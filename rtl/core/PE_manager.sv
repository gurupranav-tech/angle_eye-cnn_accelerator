==> flow/design.v <==
`timescale 1ns / 1ps
module pe_controller #(
    parameter NUM_PE = 3    
)(
    input              clk,
    input              rst_n,
    input              opcode_valid,
    input      [63:0]  opcode,
    input              bufA_loaded,
    input              bufB_loaded,
    input      [NUM_PE-1:0] pe_done,
    output reg [NUM_PE-1:0] pe_start,
    output reg              weight_buf_sel,  
    output reg [15:0] cin_tile_idx,
    output reg [15:0] cout_tile_base,
    output reg [15:0] h_tile_idx,
    output reg [15:0] w_tile_idx,
    output reg              layer_done
);
    wire [7:0] Cin_tiles;    
    wire [7:0] Cout_tiles;
    wire [7:0] H_tiles;
    wire [7:0] W_tiles;
    assign Cin_tiles  = opcode[47:40];
    assign Cout_tiles = opcode[39:32];
    assign H_tiles    = opcode[31:24];
    assign W_tiles    = opcode[23:16];
    localparam IDLE       = 3'd0;
    localparam WAIT_BUF   = 3'd1;
    localparam START_TILE = 3'd2;
    localparam WAIT_PE    = 3'd3;
    localparam ADV_TILE   = 3'd4;
    localparam DONE       = 3'd5;
    reg [2:0] state, next_state;
    reg [15:0] cin_cnt;
    reg [15:0] cout_cnt;
    reg [15:0] h_cnt;
    reg [15:0] w_cnt;
    wire all_pe_done;
    assign all_pe_done = &pe_done;
    always @(posedge clk or negedge rst_n) begin
        if (!rst_n) begin
            state          <= IDLE;
            cin_cnt        <= 16'd0;
            cout_cnt       <= 16'd0;
            h_cnt          <= 16'd0;
            w_cnt          <= 16'd0;
            weight_buf_sel <= 1'b0;
        end else begin
            state <= next_state;
            if (state == IDLE && opcode_valid) begin
                cin_cnt  <= 16'd0;
                cout_cnt <= 16'd0;
                h_cnt    <= 16'd0;
                w_cnt    <= 16'd0;
            end
            if (state == ADV_TILE) begin
                if (cin_cnt + 1 < Cin_tiles) begin
                    cin_cnt <= cin_cnt + 1;
                end else begin
                    cin_cnt <= 16'd0;
                    if (cout_cnt + NUM_PE < Cout_tiles) begin
                        cout_cnt <= cout_cnt + NUM_PE;
                    end else begin
                        cout_cnt <= 16'd0;
                        if (w_cnt + 1 < W_tiles) begin
                            w_cnt <= w_cnt + 1;
                        end else begin
                            w_cnt <= 16'd0;
                            h_cnt <= h_cnt + 1;
                        end
                    end
                end
            end
            if (state == DONE) begin
                weight_buf_sel <= ~weight_buf_sel;
            end
        end
    end
    always @(*) begin
        next_state = state;
        pe_start   = {NUM_PE{1'b0}};
        layer_done = 1'b0;
        case (state)
            IDLE: begin
                if (opcode_valid)
                    next_state = WAIT_BUF;
            end
            WAIT_BUF: begin
                if ((weight_buf_sel == 1'b0 && bufA_loaded) ||
                    (weight_buf_sel == 1'b1 && bufB_loaded))
                    next_state = START_TILE;
            end
            START_TILE: begin
                pe_start   = {NUM_PE{1'b1}};
                next_state = WAIT_PE;
            end
            WAIT_PE: begin
                if (all_pe_done)
                    next_state = ADV_TILE;
            end
            ADV_TILE: begin
                if ((h_cnt + 1 >= H_tiles) &&
                    (w_cnt + 1 >= W_tiles) &&
                    (cout_cnt + NUM_PE >= Cout_tiles) &&
                    (cin_cnt + 1 >= Cin_tiles))
                    next_state = DONE;
                else
                    next_state = START_TILE;
            end
            DONE: begin
                layer_done = 1'b1;
                next_state = IDLE;
            end
            default: next_state = IDLE;
        endcase
    end
    always @(*) begin
        cin_tile_idx   = cin_cnt;
        cout_tile_base = cout_cnt;
        h_tile_idx     = h_cnt;
        w_tile_idx     = w_cnt;
    end
endmodule
==> Tool chain data of pe_controller <==
Tool output for the design above, in the order of the flow.
Lines are those of the file above, counted from 1.
Library cell names are shortened.
{ "design": {"top_module": "pe_controller", "clk_port": "clk", "lib": "sky130hd", "corner": "tt_025C_1v80"} }

==> Elaborated design <==
Source: Yosys, flattened and elaborated, memories not mapped. Widths are those after wreduce. Registers that Yosys merges into a memory's read port (data or address) are not register bits. Print and check cells do not count. Equal cells are merged and count once.
{ "bits": {"ff_bits": 68, "in_bits": 72, "out_inout_bits": 69, "elab_cells": 61} }
{ "op_classes": {"add_sub_neg": 4, "compare": 7, "n_eq": 8, "muxes": 24, "n_logic": 1, "reduce_and_logical": 11} }
{ "op_table": {"columns": ["cell", "count"], "rows": [
  ["two-way mux 16 bit", 17],
  ["less-than comparator 32 x 8 -> 1 bit", 3],
  ["greater-or-equal comparator 17 x 8 -> 1 bit", 4],
  ["adder 16 x 1 -> 17 bit with constant B", 3],
  ["adder 16 x 2 -> 17 bit with constant B", 1],
  ["parallel mux 3 bit (select 5 bit)", 1],
  ["two-way mux 3 bit", 5],
  ["logical AND 1 bit", 6],
  ["inequality test 2 bit with constant B", 3],
  ["equality test 3 x 2 -> 1 bit with constant B", 2],
  ["equality test 3 bit with constant B", 2],
  ["AND reduction 3 bit", 2],
  ["equality test 3 x 1 -> 1 bit with constant B", 1],
  ["zero test 3 bit", 1],
  ["nonzero test 2 bit", 1],
  ["logical OR 1 bit", 1],
  ["inverter 1 bit", 1],
  ["two-way mux 1 bit", 1]
]} }

==> Longest topological paths <==
Depth = most cells in a row (Yosys ltp): at word level without a register or memory, in the mapped netlist without a sequential cell, where the memories' decode and read muxes count.
{ "logic_depth": {"ltp_word": 7, "abc_area": 0, "mapped_depth": 14, "depth_no_buf": 12} }

==> Synthesis result <==
Source: synth_stat.txt of the flow (Yosys; design flattened, memories mapped). It holds for the ABC_AREA given above (unset counts as 0); a run with the other value may have another netlist.
{ "mapped": {"cells": 552, "area_um2": 4888.4, "seqArea_um2": 1778.0, "flip_flops": 71, "n_buf": 27} }
{ "by_type": {"columns": ["cell", "count"], "rows": [
  ["dfrtp_1", 70],
  ["ha_1", 36],
  ["nand2_1", 51],
  ["nand4_1", 27],
  ["inv_1", 44],
  ["and3_1", 23],
  ["nand3_1", 27],
  ["xnor2_1", 13],
  ["nor2_1", 30],
  ["a32o_1", 11],
  ["o21ai_0", 21],
  ["xor2_1", 12],
  ["mux2i_1", 9],
  ["a21oi_1", 15],
  ["a31oi_1", 12],
  ["a211o_1", 8],
  ["and4_1", 8],
  ["nor4_1", 11]
]} }
Not listed: further types 40, cells in them 124.

==> Worst setup path after synthesis <==
Path of least setup slack by OpenSTA after synthesis, without wires, with an ideal clock, recovery checks aside; 20% of the period is set as input and as output delay. Where synthesis merged equal registers, the netlist keeps one of their names.
{ "synth_timing": {"kind": "register to register", "startpoint": "register cin_cnt[2]", "endpoint": "register h_cnt[15]", "tclk_ns": 4.36, "setup_time_ns": 0.131, "t_first_pin_ns": 0.000, "t_arrival_ns": 2.782, "required_ns": 4.229, "setup_slack_ns": 1.447, "path_delay_ns": 2.913, "stages": 13, "synth_period_reached_ns": 2.913} }
"path_delay_ns" = arrival - input delay + setup time.
"stages" counts driving pins, that of a launching flip-flop among them; a cell with two outputs on the path counts twice.
"synth_period_reached_ns" = period - worst setup slack (recovery checks aside). The figure is calculated, with input and output delays left at 20% of the set period.
Between the ends stands the longest chain of elaborated cells between them, by number of cells; it is not shown to be the way that was timed. Of several equally long chains one is given.
Each line given opens the expression or statement behind the cell; cells for indexed reads and writes are added by Yosys, which also makes memories of some case tables.
At most two assigning lines are given for a register; there are more.
{ "synth_via": {"path_cell_list": "dfrtp_1 nand4_1 or2_2 nor2_1 xor2_1 ha_1 a21oi_1 o21ai_0 a211o_1 o21a_1 buf_2 and4_1 or3_1", "elab_chain_len": 4, "cone_cells": 4, "classes_between": "1 x add/sub; 1 x compare; 2 x mux"} }
{ "synth_rtl": {"columns": ["element", "line_no", "source"], "rows": [
  ["from (decl)", 35, "reg [15:0] cin_cnt;"],
  ["from (assign)", 44, "cin_cnt        <= 16'd0;"],
  ["from (assign)", 59, "cin_cnt <= cin_cnt + 1;"],
  ["adder 16 x 1 -> 17 bit", 58, "if (cin_cnt + 1 < Cin_tiles) begin"],
  ["less-than comparator 32 x 8 -> 1 bit", 58, null],
  ["two-way mux 16 bit", 58, null],
  ["two-way mux 16 bit", 57, "if (state == ADV_TILE) begin"],
  ["to (assign)", 54, "h_cnt    <= 16'd0;"],
  ["to (assign)", 70, "h_cnt <= h_cnt + 1;"],
  ["to (decl)", 37, "reg [15:0] h_cnt;"]
]} }

==> Worst path after layout <==
Path of least setup slack in the final report of run 1 (OpenROAD, finished layout, wires in). Where an end is a register, its clock arrival counts in the times.
{ "layout_timing": {"kind": "register to register", "startpoint": "register cin_cnt[2]", "endpoint": "register cout_cnt[4]", "tclk_ns": 4.42, "setup_time_ns": 0.06, "t_first_pin_ns": 0.34, "t_arrival_ns": 3.91, "required_ns": 4.70, "setup_slack_ns": 0.79, "stages": 13} }
Between the ends stands the longest chain of elaborated cells between them, by number of cells; it is not shown to be the way that was timed. Of several equally long chains one is given.
At most two assigning lines are given for a register; there are more.
{ "layout_via": {"path_cell_list": "dfrtp_1 nand4_1 or2_2 nor2_1 xor2_1 ha_1 nand4_1 a21oi_1 a211o_1 o21a_1 buf_2 a21oi_1 a32o_1", "elab_chain_len": 4, "cone_cells": 4, "classes_between": "1 x add/sub; 1 x compare; 2 x mux"} }
{ "layout_rtl": {"columns": ["element", "line_no", "source"], "rows": [
  ["from (decl)", 35, "reg [15:0] cin_cnt;"],
  ["from (assign)", 44, "cin_cnt        <= 16'd0;"],
  ["from (assign)", 59, "cin_cnt <= cin_cnt + 1;"],
  ["adder 16 x 1 -> 17 bit", 58, "if (cin_cnt + 1 < Cin_tiles) begin"],
  ["less-than comparator 32 x 8 -> 1 bit", 58, null],
  ["two-way mux 16 bit", 58, null],
  ["two-way mux 16 bit", 57, "if (state == ADV_TILE) begin"],
  ["to (assign)", 53, "cout_cnt <= 16'd0;"],
  ["to (assign)", 63, "cout_cnt <= cout_cnt + NUM_PE;"],
  ["to (decl)", 36, "reg [15:0] cout_cnt;"]
]} }

pe_controller through Yosys and OpenROAD on sky130hd: 2 stored runs, unordered, with their settings and measured results. The constraints put input and output delay at 20% of the set period each and load the outputs with 0.01 pF.
"achievedPeriod_ns" = clock period - worst setup slack. The figure is calculated, with input and output delays left at 20% of the set period.
"worst_path_allowed_less_slack_ns" = time allowed to the worst setup path (clock period - input delay - output delay, where it has them) - its slack; a late launch clock adds to it, a late capture clock takes from it.
"final_power_uw" rests on the timing tool's default activity at the inputs, not on a simulated workload.
[
  {
    "run": "run 1",
    "settings": { "period_ns": 4.42, "CORE_UTILIZATION": 17, "PLACE_DENSITY_LB_ADDON": 0.18, "CORE_ASPECT_RATIO": 0.97, "CORE_MARGIN": 2, "CELL_PAD_IN_SITES_GLOBAL_PLACEMENT": 3, "CELL_PAD_IN_SITES_DETAIL_PLACEMENT": 0, "TNS_END_PERCENT": 40, "ABC_AREA": 0, "GPL_TIMING_DRIVEN": 0, "CAP_MARGIN": 30, "SLEW_MARGIN": 25, "MIN_ROUTING_LAYER": "met1" },
    "results": { "worst_path_allowed_less_slack_ns": 3.63, "critical_path_kind": "register to register", "total_die_area_um2": 30127.7, "ys_area_um2": 4888.4, "tns_ns": 0.000, "util_frac": 0.239, "setup_worst_slack_ns": 0.791, "final_power_uw": 1685, "achievedPeriod_ns": 3.629, "final_stdcell_area_um2": 6811.5 }
  },
  {
    "run": "run 2",
    "settings": { "period_ns": 5.8, "CAP_MARGIN": 20, "CORE_MARGIN": 2, "CORE_UTILIZATION": 40, "SLEW_MARGIN": 20 },
    "results": { "worst_path_allowed_less_slack_ns": 2.67, "critical_path_kind": "input to register", "total_die_area_um2": 13121.7, "ys_area_um2": 4888.4, "tns_ns": 0.000, "util_frac": 0.53, "setup_worst_slack_ns": 1.966, "final_power_uw": 1149, "achievedPeriod_ns": 3.834, "final_stdcell_area_um2": 6343.6 }
  }
]
