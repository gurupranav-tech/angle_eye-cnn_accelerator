==> flow/design.v <==
`timescale 1ns / 1ps
module dma_input_bridge #(
    parameter DATA_W = 8,
    parameter ADDR_W = 12
)(
    input  wire                 clk,
    input  wire                 reset,
    input  wire [DATA_W-1:0]    s_axis_tdata,
    input  wire                 s_axis_tvalid,
    input  wire                 s_axis_tlast,
    output wire                 s_axis_tready,
    input  wire                 active_in_buf,  
    output reg  [ADDR_W-1:0]    bufA_addr,
    output reg  [DATA_W-1:0]    bufA_data,
    output reg                  bufA_we,
    output reg  [ADDR_W-1:0]    bufB_addr,
    output reg  [DATA_W-1:0]    bufB_data,
    output reg                  bufB_we,
    output reg                  dma_done
);
    assign s_axis_tready = 1'b1;
    always @(posedge clk or posedge reset) begin
        if (reset) begin
            bufA_addr <= 0;
            bufB_addr <= 0;
            bufA_we   <= 0;
            bufB_we   <= 0;
            dma_done  <= 0;
        end else begin
            bufA_we  <= 0;
            bufB_we  <= 0;
            dma_done <= 0;
            if (s_axis_tvalid) begin
                if (active_in_buf == 1'b0) begin
                    bufA_data <= s_axis_tdata;
                    bufA_we   <= 1'b1;
                    bufA_addr <= bufA_addr + 1'b1;
                end else begin
                    bufB_data <= s_axis_tdata;
                    bufB_we   <= 1'b1;
                    bufB_addr <= bufB_addr + 1'b1;
                end
                if (s_axis_tlast) begin
                    dma_done  <= 1'b1;
                    bufA_addr <= 0;
                    bufB_addr <= 0;
                end
            end
        end
    end
endmodule
# == Tool chain data of dma_input_bridge ==
# The steps from the RTL of dma_input_bridge to its reports follow in flow order.
# Line numbers count from 1 in the design file above.
# Library cell names are shortened.
# Not given: --
# setup
design,dma_input_bridge
clk_port,clk
cell_library,sky130hd
corner,tt_025C_1v80

# == After elaboration ==
# Source: Yosys, flattened and elaborated, memories not mapped. Widths are those after wreduce. Registers that Yosys merges into a memory's read port (data or address) are not register bits. Print and check cells do not count. Equal cells are merged and count once.
# bits
latch_bits,0
input_bits,13
ramBits,0
out_inout_bits,44
regBits,43
clocked_rd_ports_x_width,0
mem_bits_ro,0
memories,0
wordCells,27
# op_classes
add_sub_neg,2
div,0
n_logic,2
n_mul,0
equal,1
shift,0
n_mux,10
reduce_logical,5
cmp,0
# op_table
cell,count
12-bit 2-to-1 mux,4
12-bit by 1-bit adder with 12-bit output (second input constant),2
3-bit AND reduction,2
1-bit 2-to-1 mux,6
2-bit AND reduction,2
1-bit NOT,2
2-bit != test (second input constant),1
2-bit nonzero test,1

# == Longest topological paths ==
# Yosys ltp: most cells in a row. Word level: on the elaborated netlist, between registers, memories and ports. Mapped: between sequential cells and ports; inverters and the memories' decode and read muxes count.
# depth
ltp_word,3
ABC_AREA,0
mapped_depth,6
ltp_nobuf,5

# == Mapped cells and area ==
# Source: synth_stat.txt of the flow (Yosys; design flattened, memories mapped). It holds for the ABC_AREA given above (unset counts as 0); a run with the other value may have another netlist.
# by_type
cell,count,type_area_um2
dfrtp_1,27,675.648
edfxtp_1,16,480.461
xnor2_1,13,113.859
nor2_1,19,71.318
inv_1,9,33.782
nand2_1,9,33.782
nor4_1,5,31.28
and2_1,4,25.024
ha_1,2,25.024
nand3_1,5,25.024
nand4_1,4,25.024
nor3_1,5,25.024
buf_4,3,22.522
nand4_4,1,21.27
a32o_1,2,20.019
and4_1,2,17.517
xor2_1,2,17.517
a21oi_1,3,15.014
# Other cell types: 22; their cells: 26.
# mapped
area_um2,1868.0
buffers,8
ffs,43
cell_count,157

# == Path before layout ==
# OpenSTA on the mapped netlist: ideal clock, no wires. The path of least setup slack (recovery checks aside). Input and output delay are each 20% of the period. Register names are those of the netlist, which keeps one name where synthesis merged equal registers.
# synth_path
path_type,input to register
start,input reset
end,register bufA_data[0]
arrival_ns,1.384
path_buffers,0
slack_ns,0.324
input_delay_ns,0.408
driving_pins,2
delay_ns,1.308
period_ns,2.04
setup_time_ns,0.332
required_ns,1.708
period_less_setup_slack_ns,1.716
# "delay_ns" is the arrival time less input delay plus setup time.
# "driving_pins": output pins that drive a net of the path, with the launching flip-flop's if there is one; two outputs of one cell count as two.
# "period_less_setup_slack_ns" is the clock period less the worst setup slack; recovery checks do not enter. This is arithmetic on one report: input and output delays are still those of the set period (20% each).
# The rows between start and end are the longest chain of elaborated cells between them; the timing report does not say that the signal goes this way. Where chains are equally long, one stands for them.
# A line is the first line of the expression or statement that the cell stems from. Yosys adds cells for indexed reads and writes and turns some case tables into memories.
# synth_between
path_cell_list,inv_1 and2_1
elab_chain_cells,2
# synth_lines
element,line,rtl
from (decl),7,"input  wire                 reset,"
1-bit NOT,--,
3-bit AND reduction,--,
to (assign),35,bufA_data <= s_axis_tdata;
to (decl),14,"output reg  [DATA_W-1:0]    bufA_data,"

# == Path in the finished layout ==
# From the final timing report of run 2: the path of least setup slack in the routed layout; clock arrival at registers is part of the times.
# layout_path
path_type,register to register
start,register bufB_addr[5]
end,register bufB_addr[11]
arrival_ns,1.58
period_ns,1.26
required_ns,1.45
setup_time_ns,0.11
path_buffers,1
slack_ns,-0.13
driving_pins,6
# The rows between start and end are the longest chain of elaborated cells between them; the timing report does not say that the signal goes this way. Where chains are equally long, one stands for them.
# A register here has more assigning lines than the two given.
# layout_between
path_cell_list,dfrtp_1 buf_4 nand4_1 nor4_4 xnor2_1 nor2_1
elab_chain_cells,3
# layout_lines
element,line,rtl
from (decl),16,"output reg  [ADDR_W-1:0]    bufB_addr,"
from (assign),25,bufB_addr <= 0;
from (assign),41,bufB_addr <= bufB_addr + 1'b1;
12-bit by 1-bit adder with 12-bit output,41,
12-bit 2-to-1 mux,34,if (active_in_buf == 1'b0) begin
12-bit 2-to-1 mux,43,if (s_axis_tlast) begin
to (assign),41,
to (assign),46,bufB_addr <= 0;
to (decl),16,

# Measured results for dma_input_bridge: 2 stored runs of the Yosys and OpenROAD flow on sky130hd. The settings differ; the order carries no meaning. The constraints put input and output delay at 20% of the set period each and load the outputs with 0.01 pF.
# "worst_setup_path_time_ns" is the time allowed to the run's worst setup path (the clock period less input and output delay, where it has them) less its slack. Clock arrival times count: a late capture clock shortens it, a late launch clock lengthens it.
# "fin_power_uw" rests on the timing tool's default activity at the inputs, not on a simulated workload.
# Among the settings, -- means not set for that run.
# A result given as -- is not shown for that run.
stored run,period_ns,CORE_UTILIZATION,SETUP_SLACK_MARGIN,PLACE_DENSITY_LB_ADDON,CORE_ASPECT_RATIO,GPL_TIMING_DRIVEN,GPL_ROUTABILITY_DRIVEN,CTS_CLUSTER_DIAMETER,CAP_MARGIN,SLEW_MARGIN,MAX_ROUTING_LAYER,CORE_MARGIN,yosys.chip_area_um2,setup_ws_ns,fin_power_uw,design_die_area_um2,finalUtil_frac,worst_setup_path_time_ns,worstPathKind,tns_ns,cell_area_final_um2
run 1,1.15,57,-0.05,0.16,1.58,0,1,322,20,35,met5,2,--,--,--,--,--,--,--,--,--
run 2,1.26,40,0.02,0.16,--,--,--,--,20,25,met4,4,1868.0,-0.131,3536,5827.8,0.751,1.39,register to register,-0.892,3339.4
# Run 1: unfinished; error DPL-0038 in routing
